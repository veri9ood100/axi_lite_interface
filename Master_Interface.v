==> flow/design.v <==
`timescale 1ns / 1ps
module Master_Interface
#(
    parameter REG_WIDTH = 32
)
(   
    input ACLK,
    input ARESETN,
    input MOD_2_M_RRQST,
    input [REG_WIDTH-1:0] MOD_2_M_RADDR,
    output reg [REG_WIDTH-1:0] M_2_MOD_RDATA,
    output reg [REG_WIDTH-1:0] ARADDR,
    output reg ARVALID,
    input ARREADY,
    input [REG_WIDTH-1:0] RDATA,
    input RVALID,
    output reg RREADY,
    input MOD_2_M_WARQST,
    input [REG_WIDTH -1:0]MOD_2_M_WADDR,
    input AWREADY,
    output reg [REG_WIDTH-1:0] AWADDR,
    output reg AWVALID,
    input MOD_2_M_WRQST,
    input [REG_WIDTH-1:0]MOD_2_M_WDATA,
    input WREADY,
    output reg [REG_WIDTH-1:0] WDATA,
    output reg WVALID,
    output reg M_2_MOD_WRESULT,
    input BVALID,
    output reg BREADY
); 
always @(posedge ACLK, negedge ARESETN) begin
    if(!ARESETN) begin
        ARADDR <= 0;
        ARVALID <= 0;
    end
    else begin
        ARVALID <= MOD_2_M_RRQST;
        ARADDR <= MOD_2_M_RADDR;
        if(ARREADY) begin
            ARVALID <= 0;
            ARADDR <= 0;
        end        
    end
end
always @(posedge ACLK, negedge ARESETN) begin
    if(!ARESETN) begin
        M_2_MOD_RDATA <= 0;
        RREADY <= 0;
    end
    else begin
        if(RVALID && !RREADY) begin
            RREADY <= 1;
            M_2_MOD_RDATA <= RDATA;
        end
        else if(!RVALID) begin
            RREADY <= 0;
            M_2_MOD_RDATA <= 0;
        end
    end
end
always @(posedge ACLK, negedge ARESETN) begin
    if(!ARESETN) begin
        AWADDR <= 0;
        AWVALID <= 0;
    end
    else begin
        AWVALID <= MOD_2_M_WARQST;
        AWADDR <=  MOD_2_M_WADDR;
        if(AWVALID && AWREADY) begin
            AWVALID <= 0;
            AWADDR <= 0;
        end
    end
end
always @(posedge ACLK, negedge ARESETN) begin
    if(!ARESETN) begin
        WVALID <= 0;
        WDATA <= 0;
    end
    else begin
        WVALID <= MOD_2_M_WRQST;
        WDATA <= MOD_2_M_WDATA;
        if(WVALID && WREADY) begin
            WVALID <= 0;
            WDATA <= 0;
        end
    end
end
always @(posedge ACLK, negedge ARESETN) begin
    if(!ARESETN) begin
        BREADY <= 0;
        M_2_MOD_WRESULT <= 0;
    end
    else begin
        M_2_MOD_WRESULT <= BVALID;
        if(BVALID && !BREADY) BREADY <= 1;
        else if(!BVALID && BREADY) BREADY <= 0; 
    end
end    
endmodule
Tool chain data of Master_Interface
What the tools print for Master_Interface, step after step.
Lines are those of the file above, counted from 1.
Operators: Yosys type, input widths -> output width; for muxes data width and select width s.
Cell names lack the library's common part.
{"block": "design", "top": "Master_Interface", "clock": "ACLK", "cell_library": "sky130hd", "corner": "tt_025C_1v80"}

Word-level counts
Source: Yosys, flattened and elaborated, memories not mapped. Widths are those after wreduce. Registers that Yosys merges into a memory's read port (data or address) are not register bits. Print and check cells do not count. Equal cells are merged and count once.
{"block": "word_totals", "input_bits": 138, "wordCells": 32, "regBits": 134, "out_inout_bits": 134}
{"block": "op_classes", "reduce_logical": 9, "muxes": 12, "equal": 1}
{"block": "op_table", "op": "$mux 32", "n": 5}
{"block": "op_table", "op": "$mux 1", "n": 7}
{"block": "op_table", "op": "$logic_and 1x1->1", "n": 5}
{"block": "op_table", "op": "$logic_not 1->1", "n": 3}
{"block": "op_table", "op": "$ne 2x1->1 const B", "n": 1}
{"block": "op_table", "op": "$reduce_bool 2->1", "n": 1}

Depth
Longest topological path by Yosys (ltp), each cell counted once; first at word level (registers and memories cut), then after technology mapping (sequential cells cut; the memories' decode and read muxes count).
{"block": "depth", "depth_word": 4, "ABC_AREA": 1, "ltp_mapped": 5, "ltp_nobuf": 4}

Synthesis result
Yosys stat after the flow's synthesis: flattened, memories mapped to cells. It holds for the ABC_AREA given above (unset counts as 0); a run with the other value may have another netlist.
{"block": "by_type", "type": "dfrtp_1", "n": 134, "area_total_um2": 3.35E+03}
{"block": "by_type", "type": "inv_1", "n": 103, "area_total_um2": 386.621}
{"block": "by_type", "type": "nor2_1", "n": 99, "area_total_um2": 371.606}
{"block": "by_type", "type": "nand3_1", "n": 64, "area_total_um2": 320.307}
{"block": "by_type", "type": "nand2_1", "n": 35, "area_total_um2": 131.376}
{"block": "by_type", "type": "buf_6", "n": 10, "area_total_um2": 112.608}
{"block": "by_type", "type": "buf_2", "n": 10, "area_total_um2": 50.048}
{"block": "by_type", "type": "buf_4", "n": 4, "area_total_um2": 30.029}
{"block": "by_type", "type": "ha_1", "n": 1, "area_total_um2": 12.512}
{"block": "by_type", "type": "inv_4", "n": 1, "area_total_um2": 6.256}
{"block": "by_type", "type": "o21ai_0", "n": 1, "area_total_um2": 5.005}
{"block": "by_type", "type": "clkbuf_1", "n": 1, "area_total_um2": 3.754}
{"block": "synth_totals", "n_buf": 25, "yosys_area_um2": 4783.3, "sequential_area_um2": 3353.2, "cells": 463, "ffs": 134}

Timing after synthesis
Path of least setup slack by OpenSTA after synthesis, without wires, with an ideal clock, recovery checks aside; 20% of the period is set as input and as output delay. Where synthesis merged equal registers, the netlist keeps one of their names.
{"block": "synth_timing", "path_kind": "register -> register", "from": "register BREADY", "to": "register BREADY", "path_slack_ns": 0.329, "required_ns": 1.154, "period_ns": 1.28, "stages": 5, "path_buffers": 0, "path_delay_ns": 0.951, "launch_ns": 0.000, "setup_ns": 0.126, "arrival_ns": 0.825, "period_less_setup_slack_ns": 0.951}
"path_delay_ns" is the arrival time less input delay plus setup time.
"stages": output pins that drive a net of the path, with the launching flip-flop's if there is one; two outputs of one cell count as two.
"period_less_setup_slack_ns" is the clock period less the worst setup slack; recovery checks do not enter. This is arithmetic on one report: input and output delays are still those of the set period (20% each).
The rows between start and end are the longest chain of elaborated cells between them; the timing report does not say that the signal goes this way. Where chains are equally long, one stands for them.
Each line given opens the expression or statement behind the cell; cells for indexed reads and writes are added by Yosys, which also makes memories of some case tables.
A register here has more assigning lines than the two given.
{"block": "synth_via", "path_cell_list": "dfrtp_1 > inv_1 > ha_1 > nand2_1 > o21ai_0", "elab_chain_cells": 3, "cone_cells": 6, "lines_between": 2, "classes_between": "2 x mux; 4 x reduce/logical"}
{"block": "synth_rtl", "item": "start: declaration", "line": 30, "text": "output reg BREADY"}
{"block": "synth_rtl", "item": "start: assignment", "line": 92, "text": "BREADY <= 0;"}
{"block": "synth_rtl", "item": "start: assignment", "line": 97, "text": "if(BVALID && !BREADY) BREADY <= 1;"}
{"block": "synth_rtl", "item": "$logic_and 1x1->1", "line": 98, "text": "else if(!BVALID && BREADY) BREADY <= 0;"}
{"block": "synth_rtl", "item": "$mux 1", "line": 98}
{"block": "synth_rtl", "item": "$mux 1", "line": 97}
{"block": "synth_rtl", "item": "end: assignment", "line": 97}
{"block": "synth_rtl", "item": "end: assignment", "line": 98}
{"block": "synth_rtl", "item": "end: declaration", "line": 30}

# Flow runs of Master_Interface

Master_Interface on sky130hd: 2 stored runs with different settings, listed in no order. Input and output delays are each 20% of the period that was set; the output load is 0.01 pF.

{"run": "flow run A", "settings": { "period_ns": 0.883, "CORE_UTILIZATION": 58, "SETUP_SLACK_MARGIN": 0.02, "PLACE_DENSITY": 0.75, "HOLD_SLACK_MARGIN": 0.3, "CORE_ASPECT_RATIO": 1.02, "CELL_PAD_IN_SITES_DETAIL_PLACEMENT": 0, "ABC_AREA": 1, "GPL_ROUTABILITY_DRIVEN": 1, "CAP_MARGIN": 20, "CORE_MARGIN": 2, "SLEW_MARGIN": 20 }, "outcome": "unfinished; error DPL-0038 in placement"}
{"run": "flow run B", "settings": { "period_ns": 2.39, "CORE_UTILIZATION": 66, "PLACE_DENSITY": 0.81, "CORE_MARGIN": 6, "GPL_ROUTABILITY_DRIVEN": 1, "CTS_CLUSTER_SIZE": 37, "CTS_CLUSTER_DIAMETER": 48, "CAP_MARGIN": 15, "MIN_ROUTING_LAYER": "met2", "MAX_ROUTING_LAYER": "met4", "SLEW_MARGIN": 20 }, "outcome": "unfinished; error GPL-0301 in placement"}
